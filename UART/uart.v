==> flow/design.v <==
`timescale 1ns / 1ps
`timescale 1ns/1ps
module BGEN(
    input clk,
    input reset_n,
    input enable,
    input [8 - 1:0] FINAL_VALUE,
    output done
    );
    reg [8 - 1:0] Q_reg=0, Q_next=0;
always @(posedge clk)
 begin
 if(Q_reg==FINAL_VALUE)
 begin
 Q_next=1;
 Q_reg=0;
 end
 else
 begin    
 Q_next=0;
 Q_reg=Q_reg+1;
 end
end
assign done = Q_next == 1;
endmodule
`timescale 1ns / 1ps
`timescale 1ns/1ps
module buffer_r( Clk, dataIn,RD, WR, rpaddr, dataOut, Rst,EMPTY); 
input  Clk,RD,WR,Rst;
input [1:0]rpaddr;
output  EMPTY; 
input [8-1:0]dataIn;
output reg[8-1:0] dataOut;
  assign EMPTY = (!WR)? 1'b1:1'b0;   
reg[8-1:0]mem[3:0];
always @(posedge Clk)
begin
 if(!Rst)begin
   if(WR && !RD) 
     mem[rpaddr]=dataIn;      
 else if(RD && !WR)
     dataOut=mem[rpaddr];      
else
     dataOut=8'b0;
end
end
endmodule
`timescale 1ns / 1ps
`timescale 1ns/1ps
module buffer_t( tClk, tdataIn,tRD, tWR, tpaddr, tdataOut,tRst,tEMPTY,ttxrdy); 
 input  tClk,tRD,tWR,tRst;
 input [1:0]tpaddr;
 output  tEMPTY,ttxrdy; 
 input [8-1:0]tdataIn;
 output reg [8-1:0] tdataOut;   
 assign tEMPTY = (!tWR && tRD)? 1'b0:1'b1;  
 assign ttxrdy = (!tRst)? 1'b0:1'b1;  
reg[8-1:0]mem[3:0];
always @(posedge tClk)
begin
if(tRst)begin
  if(tWR && !tRD)begin 
   mem[tpaddr]=tdataIn;        
  end
else if(tRD)begin
 tdataOut=mem[tpaddr];       
end
else;
end
end
endmodule
`timescale 1ns / 1ps
`timescale 1ns/1ps
module uart (
        input clk, reset_n,
	output [8-1:0] r_data,
        input rd_uart,
	input [1:0]paddr,
        output rx_empty,
        input rx,
	input [8-1: 0] w_data,
        input wr_uart,
        output tx_full,
        output t_x,
	input [8-1:0] TIMER_FINAL_VALUE,
		  output wire tick
    );
    BGEN baud_rate_generator (
        .clk(clk),
        .reset_n(~reset_n),
        .enable(1'b1),
        .FINAL_VALUE(TIMER_FINAL_VALUE),
        .done(tick)
    );
    wire rx_done_tick;
    wire [8-1:0] rx_dout;
    uart_rx receiver(
        .clk(clk),
        .reset_n(~reset_n),
        .rx(rx),
        .s_tick(tick),
        .rx_done_tick(rx_done_tick),
        .rx_dout(rx_dout)
    );
    buffer_r Rx (
        .Clk(clk),          
        .Rst(reset_n), 
        .rpaddr(paddr),		 
        .dataIn(rx_dout),     
        .WR(rx_done_tick),  
        .RD(rd_uart),    
        .dataOut(r_data),      
        .EMPTY(rx_empty)	
    );
    wire done;
    wire tx_empty, tx_done_tick;
	wire [8-1:0] txdin;
    uart_tx transmitter(
        .clk(clk),
        .reset_n(~reset_n),
        .tx_start(tx_empty),
        .s_tick(tick),
        .tx_din(txdin),
        .tx_done_tick(tx_done_tick),
        .tx(t_x)
    );
    buffer_t tx (
        .tClk(clk),         
        .tRst(~reset_n),
        .tpaddr(paddr),
        .tdataIn(w_data),      
        .tWR(wr_uart),  
        .tRD(tx_done_tick),    
        .tdataOut(txdin),	  
        .ttxrdy(tx_full),            
        .tEMPTY(tx_empty)		  
    );    
endmodule
`timescale 1ns / 1ps
`timescale 1ns / 1ps
module uart_rx(
input clk, reset_n,
input rx, s_tick,
output reg rx_done_tick,
output [8-1:0] rx_dout
);
localparam  idle = 0, start = 1,data = 2, stop = 3;
reg [1:0] state_reg, state_next;
reg [3:0] s_reg;
reg [3:0] s_next;                 
reg [8-1:0] n_reg;
reg [8-1:0] n_next;  
reg [8-1:0] b_reg, b_next;          
always @(posedge clk, negedge reset_n)
begin
 if(~reset_n)
 begin
  state_reg <= idle;
  s_reg = 1'b0;
  n_reg = 1'b0;
  b_reg = 1'b0;
  end
else
 begin
  state_reg <= state_next;
  s_reg = s_next;
  n_reg = n_next;
  b_reg = b_next;
  end
end
always @(negedge clk)
 begin
  state_next = state_reg;
  s_next = s_reg;
  n_next = n_reg;
  b_next = b_reg;
  rx_done_tick = 1'b0;
 case(state_reg)
  idle:                
    if (~rx)
    begin
     s_next = 1'b0;
     state_next = start;                        
    end                 
 start:                
  if (s_tick)
   if (s_reg == 0)
   begin
    s_next = 1'b0;
    n_next = 1'b0;
    state_next = data;
   end
   else                        
   s_next = s_reg + 1'b1;
 data:
  if (s_tick )
  if(s_reg == 0)
   begin
    s_next = 0;
    b_next = {rx, b_reg[8-1:1]};  
  if (n_reg == (8-1))
   state_next = stop;
  else
   n_next = n_reg + 1'b1;
  end
  else
   s_next = s_reg + 1'b1;
stop:
  if (s_tick)
	  if(s_reg == 0)
    begin
     rx_done_tick = 1'b1;
     state_next = idle;
    end
    else
     s_next = s_reg + 1'b1;
 default:
   state_next = idle;
 endcase
end
 assign rx_dout = b_reg;
endmodule
`timescale 1ns / 1ps
`timescale 1ns /1ps
module uart_tx(
  input clk, reset_n,
  input tx_start, s_tick,        
  input [8-1:0] tx_din,
  output reg tx_done_tick,
  output tx
    );
localparam  idle = 0, start = 1,data = 2, stop = 3;
reg [1:0] state_reg, state_next;
reg [3:0] s_reg, s_next;                 
reg [8-1:0] n_reg, n_next;  
reg [8-1:0] b_reg, b_next;          
reg tx_reg, tx_next=1;                     
always @(posedge clk, negedge reset_n)
 begin
  if (~reset_n)
  begin
   state_reg <= idle;
   s_reg = 0;
   n_reg = 0;
   b_reg = 0;
   tx_reg = 1'b1;
  end
  else
  begin
   state_reg <= state_next;
   s_reg = s_next;
   n_reg = n_next;
   b_reg = b_next;
   tx_reg = tx_next;
 end
end
 always @(negedge clk)
  begin
  state_next = state_reg;
  s_next = s_reg;
  n_next = n_reg;
  b_next = b_reg;
case (state_reg)
   idle:  
	begin    
      tx_next = 1'b1;
 if (tx_start)
    begin
    s_next = 0;
    b_next = tx_din;
	 tx_done_tick = 1'b0;
    state_next = start;                        
     end
   end                 
  start:    
    begin
     tx_next = 1'b0;
    if (s_tick)
     if (s_reg == 0)
       begin
       s_next = 0;
       n_next = 0;
       state_next = data;
		 tx_done_tick = 1'b1;
       end
   else                        
  s_next = s_reg + 1'b1;
    end
  data: begin
    tx_next = b_reg[0];
     if (s_tick)
       if(s_reg == 0)
       begin
       s_next = 0;
       b_next = {1'b0, b_reg[8 - 1:1]};  
      if (n_reg == (8 - 1))
        state_next = stop;
       else
        n_next = n_reg + 1'b1;
        end
       else
       s_next = s_reg + 1'b1;
		 end
   stop: begin
      tx_next = 1;
     if (s_tick) 
     if(s_reg == 0)
         begin
          tx_done_tick = 1'b1;
          state_next = idle;
         end
       else
       s_next = s_reg + 1'b1;                        
      end
    default:
           state_next = idle;
        endcase
    end
    assign tx = tx_reg;
endmodule
## Step by step through the tools: uart

What the tools print for uart, step after step.
Lines are those of the file above, counted from 1.
Operators carry their Yosys type and port widths (W data, S select, Z words).
Not given: -

| inputs | value |
|---|---|
| design top | uart |
| clock | clk |
| library | sky130hd |
| library corner | tt_025C_1v80 |

## Word level

Yosys after proc, flatten, opt, wreduce and memory -nomap, before mapping. Print and check cells are not counted. Equal cells are merged and count once.

| bit counts | value |
|---|---|
| register bits | 188 |
| input bits | 23 |
| output and inout bits | 12 |
| word-level cells | 166 |

| cells by class | value |
|---|---|
| add/sub/neg operators | 5 |
| equality and inequality tests | 16 |
| multiplexer cells | 70 |
| bitwise logic cells | 8 |
| reduce/logical cells | 35 |

Operators by type and width:

| kind | count |
|---|---|
| $mux W8 | 23 |
| $pmux W8 S3 | 3 |
| $pmux W8 S4 | 2 |
| $mux W4 | 10 |
| $mux W2 | 16 |
| $reduce_and A3 Y1 | 9 |
| $add A8 B1 Y8 const B | 3 |
| $pmux W4 S3 | 2 |
| $reduce_or A3 Y1 | 6 |
| $eq A8 B3 Y1 const B | 2 |
| $pmux W8 S2 | 1 |
| $pmux W2 S4 | 2 |
| $eq A2 B2 Y1 const B | 6 |
| $reduce_or A2 Y1 | 5 |
| $not A1 Y1 | 8 |
| $add A4 B1 Y4 const B | 2 |
| $logic_not A4 Y1 | 2 |
| $eq A8 B1 Y1 const B | 1 |
| $eq A8 B8 Y1 | 1 |
| $mux W1 | 8 |
| $eq A2 B1 Y1 const B | 3 |
| $logic_not A2 Y1 | 3 |
| $logic_and A1 B1 Y1 | 4 |
| $logic_not A1 Y1 | 4 |
| $ne A2 B1 Y1 const B | 2 |
| $reduce_and A4 Y1 | 1 |
| $pmux W1 S2 | 2 |
| $pmux W1 S3 | 1 |

Not listed: further kinds 2, cells in them 2.

## Depth

Depth = most cells in a row (Yosys ltp): at word level without a register or memory, in the mapped netlist without a sequential cell, where the memories' decode and read muxes count.

| depth | value |
|---|---|
| depth after elaboration | 5 |
| ABC_AREA | 0 |
| depth in mapped cells | 8 |
| gate-level depth less buffers | 8 |

## Synthesis result

Source: synth_stat.txt of the flow (Yosys; design flattened, memories mapped). It holds for the ABC_AREA given above (unset counts as 0); a run with the other value may have another netlist.

| mapped netlist | value |
|---|---|
| cells in the netlist | 540 |
| cell area after synthesis | 0.0071006 mm² |
| mapped flip-flops | 181 |

Cell types:

| type | count | area in all (µm²) |
|---|---|---|
| sky130_fd_sc_hd__edfxtp_1 | 81 | 2.43E+03 |
| sky130_fd_sc_hd__dfrtp_1 | 44 | 1.1E+03 |
| sky130_fd_sc_hd__dfxtp_1 | 55 | 1.1E+03 |
| sky130_fd_sc_hd__mux4_2 | 16 | 360.346 |
| sky130_fd_sc_hd__ha_1 | 19 | 237.728 |
| sky130_fd_sc_hd__nand2_1 | 55 | 206.448 |
| sky130_fd_sc_hd__nor2_1 | 32 | 120.115 |
| sky130_fd_sc_hd__nand3_1 | 22 | 110.106 |
| sky130_fd_sc_hd__mux2_2 | 9 | 101.347 |
| sky130_fd_sc_hd__o21ai_0 | 20 | 100.096 |
| sky130_fd_sc_hd__a221oi_1 | 10 | 87.584 |
| sky130_fd_sc_hd__xnor2_1 | 10 | 87.584 |
| sky130_fd_sc_hd__and3_1 | 13 | 81.328 |
| sky130_fd_sc_hd__clkbuf_1 | 19 | 71.318 |
| sky130_fd_sc_hd__a21oi_1 | 13 | 65.062 |
| sky130_fd_sc_hd__inv_1 | 17 | 63.811 |
| sky130_fd_sc_hd__a31oi_1 | 9 | 56.304 |
| sky130_fd_sc_hd__nand2b_1 | 8 | 50.048 |

Not listed: further types 37, cells in them 88.
The figures by module come from a second, unflattened synthesis with its own total; it is not the netlist above.

| second synthesis, totals | value |
|---|---|
| cell total of the unflattened synthesis | 524 |
| area (unflattened synthesis) | 0.0072582 mm² |

Each row is one instance without its submodules.

Modules:

| module | times used | cells | area (mm²) | seq. area (mm²) |
|---|---|---|---|---|
| uart_tx | 1 | 190 | 0.0020395 | 0.0010673 |
| uart_rx | 1 | 151 | 0.0017492 | 0.001011 |
| buffer_r | 1 | 78 | 0.0015215 | 0.0012012 |
| buffer_t | 1 | 58 | 0.0014664 | 0.0012012 |
| BGEN | 1 | 45 | 0.0004742 | 0.0001802 |
| uart | 1 | 2 | 0.0000075 | 0 |

Wiki page: uart / flow data

Top module uart; platform sky130hd; tools Yosys and OpenROAD; 2 stored runs in no particular order. Input and output delays are each 20% of the period that was set; the output load is 0.01 pF.

#### Job 1

| setting | value |
|---|---|
| period_ns | `2.17` |
| CORE_UTILIZATION | `72` |
| SETUP_SLACK_MARGIN | `0.31` |
| PLACE_DENSITY | `0.65` |
| CORE_MARGIN | `7` |
| TNS_END_PERCENT | `75` |
| ABC_AREA | `0` |
| CTS_CLUSTER_DIAMETER | `227` |
| CAP_MARGIN | `5` |
| SLEW_MARGIN | `40` |
| MIN_ROUTING_LAYER | `met1` |

No final report: clock tree synthesis broke off with DPL-0038.

#### Job 2

| setting | value |
|---|---|
| period_ns | `2.79` |
| CORE_UTILIZATION | `26` |
| SETUP_SLACK_MARGIN | `0.42` |
| PLACE_DENSITY_LB_ADDON | `0.13` |
| CORE_ASPECT_RATIO | `1.29` |
| CELL_PAD_IN_SITES_DETAIL_PLACEMENT | `2` |
| GPL_ROUTABILITY_DRIVEN | `0` |
| CTS_CLUSTER_SIZE | `14` |
| CAP_MARGIN | `20` |
| CORE_MARGIN | `2` |
| SLEW_MARGIN | `20` |

| result | value |
|---|---|
| overall die area | 0.0286584 mm² |
| sum of negative setup slack | -15.498 ns |
| lowest setup slack | -0.395 ns |
| smallest hold slack | 0.530 ns |
| std-cell area (final layout) | 0.0106702 mm² |
| chip area after synthesis (Yosys) | 0.0071006 mm² |
